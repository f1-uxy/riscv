==> flow/design.v <==
module register_file (
    input  logic       clk,
    input logic [4:0]  read_a,
    input logic [4:0]  read_b,
    input logic        write_en,
    input logic [4:0]  write_sel,
    input logic [31:0] data,
    output logic [63:0] out_a,
    output logic [63:0] out_b,
);
logic [63:0] regs [31:0];
always_ff @(posedge clk) begin
        if (write_en && write_sel != 5'd0) begin
            regs[write_sel] <= data;
        end
    end
assign out_a = (read_a == 5'd0) ? 64'd0 : regs[read_a];
assign out_b = (read_b == 5'd0) ? 64'd0 : regs[read_b];
endmodule
======== From RTL to reports: register_file ========
Tool output for the design above, in the order of the flow.
Lines are those of the file above, counted from 1.
Operators: Yosys type, input widths -> output width; for muxes data width and select width s.
Cell names lack the library's common part.
The mark - stands for no value.
design
  top ..................................... register_file
  clock input ............................. clk
  standard-cell library ................... sky130hd
  corner .................................. tt_025C_1v80

======== Word level ========
Yosys after proc, flatten, opt, wreduce and memory -nomap, before mapping. Enables and synchronous resets that opt folds into registers are not counted as muxes. Memory bits, and registers merged into a memory's read port (data or address), are not among the register bits. Print and check cells are not counted. Equal cells are merged and count once.
Memory sizes are those after Yosys's memory passes, which may raise the word count (mostly to a power of two), join words into wider ones and drop unused or constant bits.
word-level totals
  register bits after elaboration ......... 0
  RAM bits ................................ 2048
  memory cells ............................ 1
  input port bits ......................... 49
  output and inout bits ................... 128
  word-level cells ........................ 10
memory list
  memory  depth  width  read ports  write ports  RTL line  RTL
  regs    32     64     2           1            11        logic [63:0] regs [31:0];
cells by class
  multiplexer cells ....................... 5
  reduce/logical cells .................... 4
operators by type and width
  cell               number
  $mux 64            3
  $logic_not 5->1    2
  $reduce_bool 5->1  1
  $mux 5             1
  $logic_and 1x1->1  1
  $mux 1             1

======== Logic depth ========
Depth = most cells in a row (Yosys ltp): at word level without a register or memory, in the mapped netlist without a sequential cell, where the memories' decode and read muxes count.
logic depth
  depth after elaboration ................. 3
  ABC_AREA ................................ 0
  mapped depth ............................ 8

======== Netlist ========
Source: synth_stat.txt of the flow (Yosys; design flattened, memories mapped). It holds for the ABC_AREA given above (unset counts as 0); a run with the other value may have another netlist.
synthesis totals
  cell count .............................. 2628
  cell area after synthesis ............... 48385.2 um2
  sequential part of the area ............. 30749.5 um2
  flip-flop cells ......................... 1024
  buffers ................................. 279
cell types
  type      number
  edfxtp_1  1024
  mux4_2    316
  mux2i_1   320
  mux4_1    36
  buf_4     117
  mux2_2    64
  o221ai_1  64
  a22oi_1   64
  a211oi_1  53
  clkbuf_1  98
  a221oi_1  38
  nand2_1   85
  a311oi_1  32
  buf_2     50
  o21ai_0   50
  a221oi_2  16
  nor2b_1   37
  nand4_1   32
Not listed: further types 21, cells in them 132.

======== Path before layout ========
Path of least setup slack by OpenSTA after synthesis, without wires, with an ideal clock, recovery checks aside; 20% of the period is set as input and as output delay. Where synthesis merged equal registers, the netlist keeps one of their names.
timing path post-synthesis
  path kind ............................... in2reg
  start point ............................. in write_sel[1]
  end point ............................... mem regs[12][0]
  clock period ............................ 3.58 ns
  external input delay .................... 0.716 ns
  setup time .............................. 0.421 ns
  arrival ................................. 2.715 ns
  required time ........................... 3.159 ns
  path slack .............................. 0.444 ns
  delay of the path ....................... 2.420 ns
  stages on the path ...................... 3
  buffers on the path ..................... 1
  synthesis period reached ................ 3.136 ns
"delay of the path" = arrival - input delay + setup time.
"stages on the path": output pins that drive a net of the path, with the launching flip-flop's if there is one; two outputs of one cell count as two.
"synthesis period reached" = period - worst setup slack (recovery checks aside). The figure is calculated, with input and output delays left at 20% of the set period.
The rows between start and end are the longest chain of elaborated cells between them; the timing report does not say that the signal goes this way. Where chains are equally long, one stands for them.
Each line given opens the expression or statement behind the cell; cells for indexed reads and writes are added by Yosys, which also makes memories of some case tables.
Only ways into the end's enable, where the timed path ends, are counted here.
between the ends, post-synthesis
  cells stage by stage .................... or3b_2 > clkbuf_1 > nor2_1
  length of the longest elaborated chain .. 3
  elaborated cells on any way between the ends .. 4
  source lines of those cells ............. 1
  those cells by class .................... mux: 2; reduce/logical: 2
ends and longest elaborated chain, post-synthesis
  what               RTL line  RTL
  from (decl)        6         input logic [4:0]  write_sel,
  $reduce_bool 5->1  13        if (write_en && write_sel != 5'd0) begin
  $logic_and 1x1->1  13
  $mux 5             13
  to (decl)          11        logic [63:0] regs [31:0];

======== Worst path after layout ========
Path of least setup slack in the final report of flow run 1 (OpenROAD, finished layout, wires in). Where an end is a register, its clock arrival counts in the times.
timing path post-layout
  path kind ............................... in2out
  start point ............................. in read_b[0]
  end point ............................... out out_b[30]
  clock period ............................ 4.1 ns
  external input delay .................... 0.82 ns
  output delay ............................ 0.82 ns
  arrival ................................. 3.23 ns
  required time ........................... 3.28 ns
  path slack .............................. 0.05 ns
  stages on the path ...................... 8
  buffers on the path ..................... 4
The rows between start and end are the longest chain of elaborated cells between them; the timing report does not say that the signal goes this way. Where chains are equally long, one stands for them.
A memory read counts as a cell of the chain, while the word-level depth stops at memories.
between the ends, post-layout
  cells stage by stage .................... buf_16 > buf_16 > mux4_2 > mux2_2 > a221oi_2 > buf_4 > a211oi_1 > clkdlybuf4s50_1
  length of the longest elaborated chain .. 2
  elaborated cells on any way between the ends .. 3
  source lines of those cells ............. 2
  those cells by class .................... mux: 1; reduce/logical: 1; memory: 1
ends and longest elaborated chain, post-layout
  what           RTL line  RTL
  from (decl)    4         input logic [4:0]  read_b,
  $mem_v2 32x64  11        logic [63:0] regs [31:0];
  $mux 64        18        assign out_b = (read_b == 5'd0) ? 64'd0 : regs[read_b];
  to (decl)      9         output logic [63:0] out_b,

Ticket comment

register_file through Yosys and OpenROAD on sky130hd: 2 stored runs, unordered, with their settings and measured results. The constraints put input and output delay at 20% of the set period each and load the outputs with 0.01 pF.
"achieved clock period (ns)" is the run's clock period less its worst setup slack. It is reckoned from that one timing run; input and output delays stay at 20% of the period that was set.
"worst setup path time (ns)": the worst setup path's part of the clock period (all of it between registers, 20% less for each end at a port) less its slack. A launch clock that arrives late makes it longer, a capture clock that arrives late makes it shorter.
By "finish__power__total" is meant OpenSTA's value without simulated activity: inputs other than the clock are taken to toggle once in ten clock periods, and the tool carries that through the logic.

Flow files of flow run 1
==> flow/run.sh <==
#!/bin/bash
# the make line also repeats the synthesis and layout settings of config.mk as NAME=value (left out here)
make -C /OpenROAD-flow-scripts/flow DESIGN_CONFIG=/design/flow/config.mk WORK_HOME=/design/flow/orfs CLKGATE_MAP_FILE= finish
==> flow/config.mk <==
export PLATFORM = sky130hd
export DESIGN_NAME = register_file
export DESIGN_NICKNAME = register_file
export VERILOG_FILES = /design/flow/design.v
export SDC_FILE = /design/flow/constraint.sdc
export NUM_CORES = 4
export LEC_CHECK = 0
export CAP_MARGIN = 20
export CELL_PAD_IN_SITES_DETAIL_PLACEMENT = 1
export CELL_PAD_IN_SITES_GLOBAL_PLACEMENT = 3
export CORE_ASPECT_RATIO = 1.25
export CORE_MARGIN = 9
export CORE_UTILIZATION = 20
export CTS_CLUSTER_SIZE = 39
export GPL_ROUTABILITY_DRIVEN = 1
export GPL_TIMING_DRIVEN = 1
export MAX_ROUTING_LAYER = met5
export PLACE_DENSITY_LB_ADDON = 0.03
export SLEW_MARGIN = 20
==> flow/constraint.sdc <==
create_clock -name core_clock -period 4.1 [get_ports {clk}]
set_input_delay 0.8200 -clock core_clock [delete_from_list [all_inputs] [get_ports {clk}]]
set_output_delay 0.8200 -clock core_clock [all_outputs]
set_load 0.01 [all_outputs]

report of flow run 1
yosys chip area after synthesis (um^2): 48385.2
finish__design__die__area: 260065.0
finish__design__instance__area__stdcell: 61301.3
finish__design__instance__utilization: 0.2552
finish__timing__setup__ws: 0.051
finish__timing__setup__tns: 0.000
finish__timing__hold__ws: 0.520
finish__power__total: 2.646e-02
achieved clock period (ns): 4.049
worst setup path time (ns): 2.41
worst setup path kind: in2out

Flow files of flow run 2
==> flow/run.sh <==
#!/bin/bash
# the make line also repeats the synthesis and layout settings of config.mk as NAME=value (left out here)
make -C /OpenROAD-flow-scripts/flow DESIGN_CONFIG=/design/flow/config.mk WORK_HOME=/design/flow/orfs CLKGATE_MAP_FILE= finish
==> flow/config.mk <==
export PLATFORM = sky130hd
export DESIGN_NAME = register_file
export DESIGN_NICKNAME = register_file
export VERILOG_FILES = /design/flow/design.v
export SDC_FILE = /design/flow/constraint.sdc
export NUM_CORES = 4
export LEC_CHECK = 0
export CAP_MARGIN = 20
export CORE_MARGIN = 2
export CORE_UTILIZATION = 40
export SLEW_MARGIN = 20
==> flow/constraint.sdc <==
create_clock -name core_clock -period 3.46 [get_ports {clk}]
set_input_delay 0.6920 -clock core_clock [delete_from_list [all_inputs] [get_ports {clk}]]
set_output_delay 0.6920 -clock core_clock [all_outputs]
set_load 0.01 [all_outputs]

report of flow run 2
yosys chip area after synthesis (um^2): 48385.2
finish__design__die__area: 123760.0
finish__design__instance__area__stdcell: 60048.8
finish__design__instance__utilization: 0.5005
finish__timing__setup__ws: 0.015
finish__timing__setup__tns: 0.000
finish__timing__hold__ws: 0.511
finish__power__total: 2.921e-02
achieved clock period (ns): 3.445
worst setup path time (ns): 2.06
worst setup path kind: in2out
